==> flow/design.v <==
module arkanoid_lpf(
	input clk,
	input reset,
	input signed [15:0] in,
	output signed [15:0] out);
	reg [9:0] div = 256;  
	reg signed [17:0] A2;
	reg signed [17:0] B2;
	reg signed [17:0] B1;
	wire signed [15:0] audio_post_lpf1;
	always @ (*) begin
		A2 = -18'd18211;
		B1 = 18'd7278;
		B2 = 18'd7278;
	end
	iir_1st_order lpf6db(.clk(clk),
								.reset(reset),
								.div(div),
								.A2(A2),
								.B1(B1),
								.B2(B2),
								.in(in),
								.out(audio_post_lpf1)); 
	assign out = audio_post_lpf1;
endmodule
module iir_1st_order
#(
	parameter COEFF_WIDTH = 18,
	parameter COEFF_SCALE = 15,
	parameter DATA_WIDTH  = 16,
	parameter COUNT_BITS  = 10
)
(
	input clk,
	input reset,
	input [COUNT_BITS - 1 : 0] div,
	input signed [COEFF_WIDTH - 1 : 0] A2, B1, B2,
   input signed [DATA_WIDTH - 1 :0] in,
   output [DATA_WIDTH - 1:0] out
);
	reg signed [DATA_WIDTH-1:0] x0,x1,y0;
	reg signed [DATA_WIDTH + COEFF_WIDTH - 1 : 0] out32;
	reg [COUNT_BITS - 1:0] count;
	assign out = y0;
	always @ (*) begin
		out32 <= (B1*x0 + B2*x1) - A2*y0;  
	end
	always @ (posedge clk) begin
		if(reset) begin
			count <= 0;
			x0 <= 0;
			x1 <= 0;
			y0 <= 0;
		end
		else begin
			count <= count + 1'd1;
			if (count == div - 1) begin
					count <= 0;
					y0 <= {out32[DATA_WIDTH + COEFF_WIDTH - 1] , out32[COEFF_SCALE + DATA_WIDTH - 2 : COEFF_SCALE]};
					x1 <= x0;
					x0 <= in;
			end
		end
	end
endmodule  
module iir_2nd_order
#(
	parameter COEFF_WIDTH = 18,
	parameter COEFF_SCALE = 14,
	parameter DATA_WIDTH  = 16,
	parameter COUNT_BITS  = 10
)
(
	input clk,
	input reset,
	input [COUNT_BITS - 1 : 0] div,
	input signed [COEFF_WIDTH - 1 : 0] A2, A3, B1, B2, B3,
   input signed [DATA_WIDTH - 1 : 0] in,
   output [DATA_WIDTH - 1 : 0] out
);
	reg signed [DATA_WIDTH-1 : 0] x0,x1,x2;
	reg signed [DATA_WIDTH-1 : 0] y0,y1;
	reg signed [(DATA_WIDTH + COEFF_WIDTH - 1) : 0] out32;
	reg [COUNT_BITS : 0] count;
	assign out = y0;
	always @ (*) begin
		out32 <= (B1*x0 + B2*x1 + B3*x2) - (A2*y0 + A3*y1);  
	end
	always @ (posedge clk) begin
		if(reset) begin
			count <=  0;
			x0 <= 0;
			x1 <= 0;
			x2 <= 0;
			y0 <= 0;
			y1 <= 0; 
		end
		else begin
			count <= count + 1'd1;
			if (count == div - 1) begin
					count <= 0;
					y1 <= y0;
					y0 <= {out32[DATA_WIDTH + COEFF_WIDTH - 1] , out32[(DATA_WIDTH + COEFF_SCALE - 2) : COEFF_SCALE]};
					x2 <= x1;
					x1 <= x0;
					x0 <= in;
			end
		end
	end
endmodule  
==> From RTL to reports: arkanoid_lpf <==
The steps from the RTL of arkanoid_lpf to its reports follow in flow order.
Lines are those of the file above, counted from 1.
Cell names lack the library's common part.
{ "inputs": {"design": "arkanoid_lpf", "clock_port": "clk", "lib": "sky130hd", "pvt_corner": "tt_025C_1v80"} }

==> Word level <==
Yosys after proc, flatten, opt, wreduce and memory -nomap, before mapping. Enables and synchronous resets that opt folds into registers are not counted as muxes. Memory bits, and registers merged into a memory's read port (data or address), are not among the register bits. Print and check cells are not counted. Equal cells are merged and count once.
{ "bits": {"input_bits": 18, "latchBits": 0, "clocked_rd_ports_x_width": 0, "mem_bits_ro": 0, "out_inout_bits": 16, "mem_bits_rw": 0, "regBits": 58, "word_cells": 12, "mem_count": 0} }
{ "op_classes": {"equal": 1, "shifts": 0, "n_reduce_logical": 1, "n_div": 0, "n_logic": 0, "n_addsub": 3, "n_mux": 0, "multipliers": 3, "compare": 0} }
{ "op_table": {"columns": ["op", "n"], "rows": [
  ["multiplier 13 x 16 -> 29 bit (first input constant)", 2],
  ["multiplier 16 x 16 -> 32 bit (first input constant)", 1],
  ["adder 34 bit", 1],
  ["subtractor 34 bit", 1],
  ["adder 10 x 1 -> 10 bit (second input constant)", 1],
  ["== test 10 x 8 -> 1 bit (second input constant)", 1],
  ["OR reduction 2 bit", 1]
]} }

==> Longest topological paths <==
Longest topological path by Yosys (ltp), each cell counted once; first at word level (registers and memories cut), then after technology mapping (sequential cells cut; the memories' decode and read muxes count).
{ "depth": {"ltp_word": 3, "abc_area": 0, "depth_mapped": 31, "mapped_depth_nobuf": 31} }

==> Synthesis result <==
The flow's flattened synthesis, as Yosys stat reports it; memories are mapped. The netlist is that of the ABC_AREA named above (0 if unset); the other value can give another one.
{ "synth_totals": {"stdcells": 2015, "ffs": 58, "area_um2": 17943.5, "seqArea_um2": 1161.1, "n_buf": 22} }
{ "types": {"columns": ["cell", "n", "area_total_um2"], "rows": [
  ["fa_1", 309, 6.19E+03],
  ["ha_1", 305, 3816.16],
  ["inv_1", 598, 2.24E+03],
  ["dfxtp_1", 58, 1.16E+03],
  ["xnor2_1", 88, 770.739],
  ["a21oi_1", 105, 525.504],
  ["nand2_1", 120, 450.432],
  ["xor2_1", 39, 341.578],
  ["nor2_1", 70, 262.752],
  ["o21ai_0", 45, 225.216],
  ["a21o_1", 27, 202.694],
  ["nand3_1", 25, 125.12],
  ["o21a_1", 12, 90.086],
  ["nor2b_1", 14, 87.584],
  ["nand2b_1", 13, 81.328],
  ["clkbuf_1", 18, 67.565],
  ["o21bai_1", 9, 67.565],
  ["nor3_1", 13, 65.062]
]} }
Other cell types: 51; their cells: 147.
By module: a second synthesis without flattening, with its own total; a netlist apart from the flattened one above.
{ "unflattened": {"hier_cells": 3639, "hier_area_um2": 34294.1} }
Each row is one instance without its submodules.
{ "modules": {"columns": ["module", "seq_area_um2", "instances", "area_um2", "cells"], "rows": [
  ["iir_1st_order", 1161.1, 1, 34286.6, 3637],
  ["arkanoid_lpf", 0.0, 1, 7.5, 2]
]} }

==> Worst setup path after synthesis <==
OpenSTA on the mapped netlist: ideal clock, no wires. The path of least setup slack (recovery checks aside). Input and output delay are each 20% of the period. Register names are those of the netlist, which keeps one name where synthesis merged equal registers.
{ "synth_timing": {"path_type": "reg-to-reg", "startpoint": "register lpf6db.y0[4]", "endpoint": "register lpf6db.y0[14]", "arrival_ns": 7.075, "setup_slack_ns": 3.408, "period_ns": 10.6, "launch_ns": 0.000, "path_delay_ns": 7.192, "stages": 30, "required_ns": 10.483, "n_path_buf": 0, "setup_time_ns": 0.117, "synth_period_reached_ns": 7.192} }
"path_delay_ns" = arrival - input delay + setup time.
"stages" counts driving pins, that of a launching flip-flop among them; a cell with two outputs on the path counts twice.
"synth_period_reached_ns" is the clock period less the worst setup slack; recovery checks do not enter. This is arithmetic on one report: input and output delays are still those of the set period (20% each).
The rows between start and end are the longest chain of elaborated cells between them; the timing report does not say that the signal goes this way. Where chains are equally long, one stands for them.
Each line given opens the expression or statement behind the cell; cells for indexed reads and writes are added by Yosys, which also makes memories of some case tables.
{ "synth_between": {"path_cell_list": "dfxtp_1 -> ha_1 -> fa_1 -> fa_1 -> inv_1 -> fa_1 -> inv_1 -> fa_1 -> inv_1 -> fa_1 -> inv_1 -> ha_1 -> clkinvlp_2 -> a21o_1 -> or2_4 -> o32a_4 -> o21a_4 -> o21bai_1 -> xor2_1 -> fa_1 -> inv_1 -> ha_1 -> a21o_1 -> a21oi_1 -> nor2b_1 -> o21ai_1 -> o21ai_1 -> o41ai_2 -> xnor2_1 -> a22o_1", "elab_chain_len": 2, "cone_cells": 2, "cone_lines": 1, "classes_between": "add/sub (1); mul (1)"} }
{ "synth_rtl": {"columns": ["element", "line_no", "rtl"], "rows": [
  ["start, declared", 41, "reg signed [DATA_WIDTH-1:0] x0,x1,y0;"],
  ["start, assigned", 53, "y0 <= 0;"],
  ["start, assigned", 59, "y0 <= {out32[DATA_WIDTH + COEFF_WIDTH - 1] , out32[COEFF_SCALE + DATA_WIDTH - 2 : COEFF_SCALE]};"],
  ["multiplier 16 x 16 -> 32 bit", 46, "out32 <= (B1*x0 + B2*x1) - A2*y0;"],
  ["subtractor 34 bit", 46, null],
  ["end, assigned", 53, null],
  ["end, assigned", 59, null],
  ["end, declared", 41, null]
]} }

==> Timing after layout <==
From the final timing report of flow run 1: the path of least setup slack in the routed layout; clock arrival at registers is part of the times.
{ "layout_timing": {"path_type": "reg-to-reg", "startpoint": "register lpf6db.y0[8]", "endpoint": "register lpf6db.y0[15]", "launch_ns": 0.36, "stages": 31, "setup_time_ns": 0.08, "n_path_buf": 1, "period_ns": 4.7, "setup_slack_ns": -2.48, "required_ns": 4.97, "arrival_ns": 7.45} }
The rows between start and end are the longest chain of elaborated cells between them; the timing report does not say that the signal goes this way. Where chains are equally long, one stands for them.
{ "layout_between": {"path_cell_list": "dfxtp_4 -> ha_4 -> inv_1 -> fa_2 -> inv_2 -> fa_2 -> fa_1 -> fa_1 -> inv_1 -> fa_1 -> inv_2 -> ha_4 -> nand2_2 -> a2111oi_4 -> o21ai_2 -> nand4_1 -> a41oi_4 -> buf_6 -> xnor2_4 -> fa_1 -> inv_2 -> ha_4 -> a21o_1 -> a21o_1 -> a21oi_1 -> nor2b_1 -> o21ai_2 -> o21ai_2 -> o41ai_4 -> o211ai_1 -> a21oi_1", "elab_chain_len": 2, "cone_cells": 2, "cone_lines": 1, "classes_between": "add/sub (1); mul (1)"} }
{ "layout_rtl": {"columns": ["element", "line_no", "rtl"], "rows": [
  ["start, declared", 41, "reg signed [DATA_WIDTH-1:0] x0,x1,y0;"],
  ["start, assigned", 53, "y0 <= 0;"],
  ["start, assigned", 59, "y0 <= {out32[DATA_WIDTH + COEFF_WIDTH - 1] , out32[COEFF_SCALE + DATA_WIDTH - 2 : COEFF_SCALE]};"],
  ["multiplier 16 x 16 -> 32 bit", 46, "out32 <= (B1*x0 + B2*x1) - A2*y0;"],
  ["subtractor 34 bit", 46, null],
  ["end, assigned", 53, null],
  ["end, assigned", 59, null],
  ["end, declared", 41, null]
]} }

Subject: flow runs of arkanoid_lpf

Hi,

Settings and measured results of 2 stored flow runs for module arkanoid_lpf (sky130hd), not sorted in any way. The constraints put input and output delay at 20% of the set period each and load the outputs with 0.01 pF.
"achieved clock period (ns)" = clock period - worst setup slack. The figure is calculated, with input and output delays left at 20% of the set period.
"worst setup path time (ns)" means the part of the period allowed to the worst setup path (the constraints hold back 20% at inputs and 20% at outputs) less its slack; where the path has registers, the arrival times of their clocks count too.
"finish__power__total" is the tool's figure for a default switching activity; nothing was simulated.

settings of flow run 1
{
  "period_ns": 4.7,
  "CORE_UTILIZATION": 23,
  "SETUP_SLACK_MARGIN": -0.05,
  "PLACE_DENSITY": 0.5,
  "GPL_TIMING_DRIVEN": 0,
  "CTS_CLUSTER_DIAMETER": 220,
  "MIN_ROUTING_LAYER": "met2",
  "CAP_MARGIN": 20,
  "CORE_MARGIN": 2,
  "SLEW_MARGIN": 20
}
report of flow run 1
yosys chip area after synthesis (um^2): 17943.5
finish__design__die__area: 80264.6
finish__design__instance__area__stdcell: 21695.8
finish__timing__setup__ws: -2.480
finish__timing__hold__ws: 0.467
finish__power__total: 1.156e-03
achieved clock period (ns): 7.180
worst setup path time (ns): 7.18
worst setup path kind: reg-to-reg

settings of flow run 2
{
  "period_ns": 8.64,
  "CORE_UTILIZATION": 64,
  "SETUP_SLACK_MARGIN": -0.78,
  "PLACE_DENSITY_LB_ADDON": 0.3,
  "HOLD_SLACK_MARGIN": 0.21,
  "CORE_ASPECT_RATIO": 1.08,
  "CORE_MARGIN": 2,
  "CELL_PAD_IN_SITES_DETAIL_PLACEMENT": 0,
  "TNS_END_PERCENT": 25,
  "ABC_AREA": 0,
  "GPL_TIMING_DRIVEN": 1,
  "CTS_CLUSTER_SIZE": 44,
  "CAP_MARGIN": 0,
  "SLEW_MARGIN": 15,
  "MAX_ROUTING_LAYER": "met4"
}
report of flow run 2
yosys chip area after synthesis (um^2): 17943.5
finish__design__die__area: 29393.0
finish__design__instance__area__stdcell: 19038.3
finish__timing__setup__ws: 0.624
finish__timing__hold__ws: 0.456
finish__power__total: 7.061e-04
achieved clock period (ns): 8.016
worst setup path time (ns): 8.02
worst setup path kind: reg-to-reg

Regards
